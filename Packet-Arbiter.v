==> flow/design.v <==
module PacketArbiter#
 ( parameter WIDTH = 8,
    parameter DEPTH = 8,
    parameter DLOG2 = 3,
    parameter KLOG2 = 3)
 (  input   clk,  
    input   reset, 
    input  [WIDTH-1:0]  A_tdata,
    input   A_tvalid,
    input   A_tlast,
    output reg A_tready,
   input  [WIDTH-1:0]  B_tdata,
   input   B_tvalid,
   input   B_tlast,
   output reg B_tready,
   output reg [WIDTH-1:0]  K_tdata,
   output reg K_tvalid,
   output reg K_tlast,
   input   K_tready);
   reg [WIDTH-1:0]  A_mem[DEPTH-1:0];
   reg [WIDTH-1:0]  B_mem[DEPTH-1:0];
   reg [WIDTH-1:0]  K_mem[DEPTH-1:0];
   reg [DLOG2-1:0]  A_taddr, Atemp_taddr;
   wire [DLOG2-1:0] A_taddr_next, Atemp_taddr_next;
   reg [DLOG2-1:0]  B_taddr, Btemp_taddr;
   wire [DLOG2-1:0] B_taddr_next, Btemp_taddr_next;
   reg [KLOG2-1:0]  K_taddr, Ktemp_taddr;
   wire [KLOG2-1:0] K_taddr_next, Ktemp_taddr_next;
   reg [KLOG2-1:0]  A_temp,B_temp;
   reg grant;
   always @(posedge clk, posedge reset) begin
     if (reset) begin
       A_taddr <= 'b0;
       A_tready <= 'b0;
       B_taddr <= 'b0;
       B_tready <= 'b0;
       A_temp <= 'b0;	
       B_temp <= 'b0;	end 
    else begin
       if(A_tvalid) begin
         A_tready <= 'b1; 
         A_mem[A_taddr] <= A_tdata;
         A_taddr <= A_taddr_next;    
         if(A_tlast) begin
           A_temp <= A_taddr;
           A_taddr <= 'b0;
           A_tready <= 'b0; end
       end
       if(B_tvalid) begin 
         B_tready <= 'b1; 
         B_mem[B_taddr] <= B_tdata;
         B_taddr <= B_taddr_next;    
         if(B_tlast) begin
          B_temp <= B_taddr;
          B_taddr <= 'b0;
          B_tready <= 'b0; end
      end
    end  
  end
  always @(posedge clk, posedge reset) begin
     if (reset) begin
        Atemp_taddr <= 'b0;
        Btemp_taddr <= 'b0;
        Ktemp_taddr <= 'b0;
        grant <= 'b0;
     end
     else if(!grant) begin
         K_mem[Ktemp_taddr] <= A_mem[Atemp_taddr];
         Atemp_taddr <= Atemp_taddr_next; 
         Ktemp_taddr <= Ktemp_taddr_next;
         if((A_temp==Ktemp_taddr) && (A_temp!= 'b0)) begin
            grant <= ~ grant; 
            Ktemp_taddr <= 'b0; end
     end 
     else begin
         K_mem[Ktemp_taddr] <= B_mem[Btemp_taddr];
         Btemp_taddr <= Btemp_taddr_next; 
         Ktemp_taddr <= Ktemp_taddr_next;
         if((B_temp==Ktemp_taddr) && (B_temp!= 'b0)) begin
         grant <= ~ grant; 
         Ktemp_taddr <= 'b0; end
     end
  end
  always @(posedge clk, posedge reset) begin
     if (reset) begin
        K_tdata<= 'b0;
        K_tvalid <= 'b0;
        K_tlast <= 'b0;
        K_taddr <= 'b0; end
     else if (K_tready) begin
         K_tlast <= 'b0; 
         K_tvalid <= 'b1;
         K_tdata <= K_mem[K_taddr];
         K_taddr <= K_taddr_next;  
         if((A_temp==K_taddr) && (A_temp!= 'b0) && grant) begin
            K_tlast <= 'b1;
            K_taddr <= 'b0; end 
         else if((B_temp==K_taddr) && (B_temp!= 'b0) && !grant) begin
            K_tlast <= 'b1;
            K_taddr <= 'b0; end 
    end  
  end
  assign A_taddr_next = A_taddr+1;
  assign B_taddr_next = B_taddr+1;
  assign K_taddr_next = K_taddr+1;
  assign Atemp_taddr_next = Atemp_taddr+1;
  assign Btemp_taddr_next = Btemp_taddr+1;
  assign Ktemp_taddr_next = Ktemp_taddr+1;
endmodule 
======== Reports on PacketArbiter ========
The steps from the RTL of PacketArbiter to its reports follow in flow order.
Line numbers count from 1 in the design file above.
Cell names lack the library's common part.
Not given: n/a
design
  design top .............................. PacketArbiter
  clock input ............................. clk
  standard-cell library ................... sky130hd
  timing corner ........................... tt_025C_1v80

======== Word-level counts ========
Source: Yosys, flattened and elaborated. Widths are those after wreduce. Registers that Yosys merges into a memory's read port (data or address) are not register bits. Print and check cells do not count. Equal cells are merged and count once.
word-level totals
  register bits after elaboration ......... 229
  bits of input ports ..................... 23
  output and inout port bits .............. 12
  cells after elaboration ................. 174
cells by class
  add/subtract/negate cells ............... 6
  equality and inequality tests ........... 46
  muxes and demuxes ....................... 41
  bitwise logic cells ..................... 2
  reduce/logical cells .................... 41
operator list
  operator                                                          number
  8-bit two-way mux                                                 24
  8-bit case mux with 8-bit select                                  3
  3-bit == test (second input constant)                             24
  3-bit AND reduction                                               16
  3-bit by 2-bit == test with 1-bit output (second input constant)  12
  3-bit two-way mux                                                 7
  2-bit AND reduction                                               10
  3-bit by 1-bit adder with 3-bit output (second input constant)    6
  3-bit by 1-bit == test with 1-bit output (second input constant)  6
  3-bit logical NOT                                                 6
  3-bit == test                                                     4
  1-bit two-way mux                                                 7
  1-bit logical AND                                                 6
  3-bit nonzero test                                                2
  1-bit inverter                                                    2
  1-bit logical NOT                                                 1

======== Depth ========
Depth = most cells in a row (Yosys ltp): at word level without a register or memory, in the mapped netlist without a sequential cell, where the memories' decode and read muxes count.
logic depth
  word-level depth ........................ 5
  ABC_AREA ................................ 0
  depth in mapped cells ................... 10
  depth with buffers taken out ............ 6

======== Netlist ========
Yosys stat after the flow's synthesis: flattened, memories mapped to cells. It holds for the ABC_AREA given above (unset counts as 0); a run with the other value may have another netlist.
Totals and module areas in this step are rounded.
cell types
  cell type  number  area in all (um^2)
  edfxtp_1   192     5,765.53
  dfrtp_1    37      925.888
  ha_1       36      450.432
  a221oi_1   25      218.96
  a222oi_1   17      170.163
  o21ai_0    28      140.134
  nand2_1    30      112.608
  and3_1     15      93.84
  inv_1      23      86.333
  a22oi_1    11      82.579
  o22ai_1    12      75.072
  a221o_1    7       70.067
  xor2_1     8       70.067
  mux2_2     6       67.565
  nor2_1     17      63.811
  o2bb2ai_1  7       61.309
  buf_2      12      60.058
  nand3_1    12      60.058
Other cell types: 31; their cells: 92.
mapped netlist
  standard cells after synthesis .......... 587
  mapped area ............................. 9,300 um^2
  sequential area ......................... 6,700 um^2
  flip-flops .............................. 229
  buffers ................................. 29

======== Worst setup path after synthesis ========
Path of least setup slack by OpenSTA after synthesis, without wires, with an ideal clock, recovery checks aside; 20% of the period is set as input and as output delay. Where synthesis merged equal registers, the netlist keeps one of their names.
timing path after synthesis
  path kind ............................... input to register
  start ................................... input reset
  end ..................................... register A_mem[3][0]
  period .................................. 4.01 ns
  external input delay .................... 0.802 ns
  setup time .............................. 0.283 ns
  time at the first pin ................... 0.802 ns
  arrival time ............................ 2.334 ns
  data required time ...................... 3.727 ns
  setup slack ............................. 1.394 ns
  delay of the path ....................... 1.815 ns
  driving pins on the path ................ 2
  buffers on the path ..................... 0
  synthesis period reached ................ 2.616 ns
"delay of the path" is the arrival time less input delay plus setup time.
"driving pins on the path" counts driving pins, that of a launching flip-flop among them; a cell with two outputs on the path counts twice.
"synthesis period reached" = period - worst setup slack (recovery checks aside). The figure is calculated, with input and output delays left at 20% of the set period.
The rows between start and end are the longest chain of elaborated cells between them; the timing report does not say that the signal goes this way. Where chains are equally long, one stands for them.
A line is the first line of the expression or statement that the cell stems from. Yosys adds cells for indexed reads and writes and turns some case tables into memories.
on the way, after synthesis
  path through ............................ clkinv_1 > and3_1
  cells in the longest elaborated chain ... 2
  elaborated cells on any way between the ends .. 2
  source lines of those cells ............. 0
  classes of those cells .................. 1 x logic; 1 x reduce/logical
RTL lines, path after synthesis
  item                 RTL line  RTL
  start, declared      7         input   reset,
  1-bit inverter       n/a
  3-bit AND reduction  n/a
  end, assigned        42        A_mem[A_taddr] <= A_tdata;
  end, declared        20        reg [WIDTH-1:0]  A_mem[DEPTH-1:0];

======== Path in the finished layout ========
From the final timing report of entry A: the path of least setup slack in the routed layout; clock arrival at registers is part of the times.
timing path post-layout
  path kind ............................... register to register
  start ................................... register Btemp_taddr[2]
  end ..................................... register K_mem[2][7]
  period .................................. 3.81 ns
  setup time .............................. 0.29 ns
  time at the first pin ................... 0.50 ns
  arrival time ............................ 3.19 ns
  data required time ...................... 4.01 ns
  setup slack ............................. 0.82 ns
  driving pins on the path ................ 7
  buffers on the path ..................... 0
The rows between start and end are the longest chain of elaborated cells between them; the timing report does not say that the signal goes this way. Where chains are equally long, one stands for them.
on the way, post-layout
  path through ............................ dfrtp_1 > inv_1 > ha_1 > nor4_2 > nand2_1 > o211a_1 > o22ai_1
  cells in the longest elaborated chain ... 4
  elaborated cells on any way between the ends .. 11
  source lines of those cells ............. 2
  classes of those cells .................. 7 x eq/ne; 3 x mux; 1 x reduce/logical
RTL lines, path post-layout
  item                              RTL line  RTL
  start, declared                   25        reg [DLOG2-1:0]  B_taddr, Btemp_taddr;
  start, assigned                   63        Btemp_taddr <= 'b0;
  start, assigned                   77        Btemp_taddr <= Btemp_taddr_next;
  3-bit == test                     76        K_mem[Ktemp_taddr] <= B_mem[Btemp_taddr];
  8-bit case mux with 8-bit select  76
  8-bit two-way mux                 76
  8-bit two-way mux                 67        else if(!grant) begin
  end, assigned                     68        K_mem[Ktemp_taddr] <= A_mem[Atemp_taddr];
  end, assigned                     76
  end, declared                     22        reg [WIDTH-1:0]  K_mem[DEPTH-1:0];

## Implementation results

Record of 2 stored runs of the RTL-to-layout flow on PacketArbiter, platform sky130hd. The runs are unordered. Constraints: input delay and output delay 20% of the set period each, output load 0.01 pF.
By "period reached" is meant the clock period of the run minus its worst setup slack. This is arithmetic on one report: input and output delays are still those of the set period (20% each).
"time on the worst setup path": the worst setup path's part of the clock period (all of it between registers, 20% less for each end at a port) less its slack. A launch clock that arrives late makes it longer, a capture clock that arrives late makes it shorter.
By "power consumption" is meant OpenSTA's value without simulated activity: inputs other than the clock are taken to toggle once in ten clock periods, and the tool carries that through the logic.
Measured values are rounded.

======== entry A ========
==> flow/run.sh <==
#!/bin/bash
# the make line also repeats the synthesis and layout settings of config.mk as NAME=value (left out here)
make -C /OpenROAD-flow-scripts/flow DESIGN_CONFIG=/design/flow/config.mk WORK_HOME=/design/flow/orfs CLKGATE_MAP_FILE= finish
==> flow/config.mk <==
export PLATFORM = sky130hd
export DESIGN_NAME = PacketArbiter
export DESIGN_NICKNAME = PacketArbiter
export VERILOG_FILES = /design/flow/design.v
export SDC_FILE = /design/flow/constraint.sdc
export NUM_CORES = 4
export LEC_CHECK = 0
export CAP_MARGIN = 35
export CELL_PAD_IN_SITES_DETAIL_PLACEMENT = 0
export CELL_PAD_IN_SITES_GLOBAL_PLACEMENT = 3
export CORE_ASPECT_RATIO = 1.46
export CORE_MARGIN = 2
export CORE_UTILIZATION = 44
export CTS_CLUSTER_DIAMETER = 378
export GPL_ROUTABILITY_DRIVEN = 0
export MAX_ROUTING_LAYER = met4
export PLACE_DENSITY = 0.41
export SLEW_MARGIN = 30
==> flow/constraint.sdc <==
create_clock -name core_clock -period 3.81 [get_ports {clk}]
set_input_delay 0.7620 -clock core_clock [delete_from_list [all_inputs] [get_ports {clk}]]
set_output_delay 0.7620 -clock core_clock [all_outputs]
set_load 0.01 [all_outputs]

-------- measured, entry A --------
  standard-cell area after layout ......... 11,000 um^2
  power consumption ....................... 8,300 uW
  post-route setup TNS .................... 0.000 ns
  Yosys chip area after synthesis ......... 9,300 um^2
  period reached .......................... 2.988 ns
  time on the worst setup path ............ 2.99 ns
  type of the worst setup path ............ register to register
  die outline area ........................ 22,000 um^2
  setup slack of the worst path ........... 0.82 ns

======== entry B ========
==> flow/run.sh <==
#!/bin/bash
# the make line also repeats the synthesis and layout settings of config.mk as NAME=value (left out here)
make -C /OpenROAD-flow-scripts/flow DESIGN_CONFIG=/design/flow/config.mk WORK_HOME=/design/flow/orfs CLKGATE_MAP_FILE= finish
==> flow/config.mk <==
export PLATFORM = sky130hd
export DESIGN_NAME = PacketArbiter
export DESIGN_NICKNAME = PacketArbiter
export VERILOG_FILES = /design/flow/design.v
export SDC_FILE = /design/flow/constraint.sdc
export NUM_CORES = 4
export LEC_CHECK = 0
export CAP_MARGIN = 20
export CELL_PAD_IN_SITES_DETAIL_PLACEMENT = 1
export CELL_PAD_IN_SITES_GLOBAL_PLACEMENT = 2
export CORE_MARGIN = 2
export CORE_UTILIZATION = 31
export CTS_CLUSTER_DIAMETER = 365
export GPL_ROUTABILITY_DRIVEN = 0
export GPL_TIMING_DRIVEN = 0
export PLACE_DENSITY_LB_ADDON = 0.07
export SETUP_SLACK_MARGIN = 0.02
export SLEW_MARGIN = 40
export TNS_END_PERCENT = 60
==> flow/constraint.sdc <==
create_clock -name core_clock -period 1.64 [get_ports {clk}]
set_input_delay 0.3280 -clock core_clock [delete_from_list [all_inputs] [get_ports {clk}]]
set_output_delay 0.3280 -clock core_clock [all_outputs]
set_load 0.01 [all_outputs]

-------- measured, entry B --------
  standard-cell area after layout ......... 12,000 um^2
  power consumption ....................... 24,000 uW
  post-route setup TNS .................... -42 ns
  Yosys chip area after synthesis ......... 9,300 um^2
  period reached .......................... 2.426 ns
  time on the worst setup path ............ 2.43 ns
  type of the worst setup path ............ register to register
  die outline area ........................ 31,000 um^2
  setup slack of the worst path ........... -0.79 ns
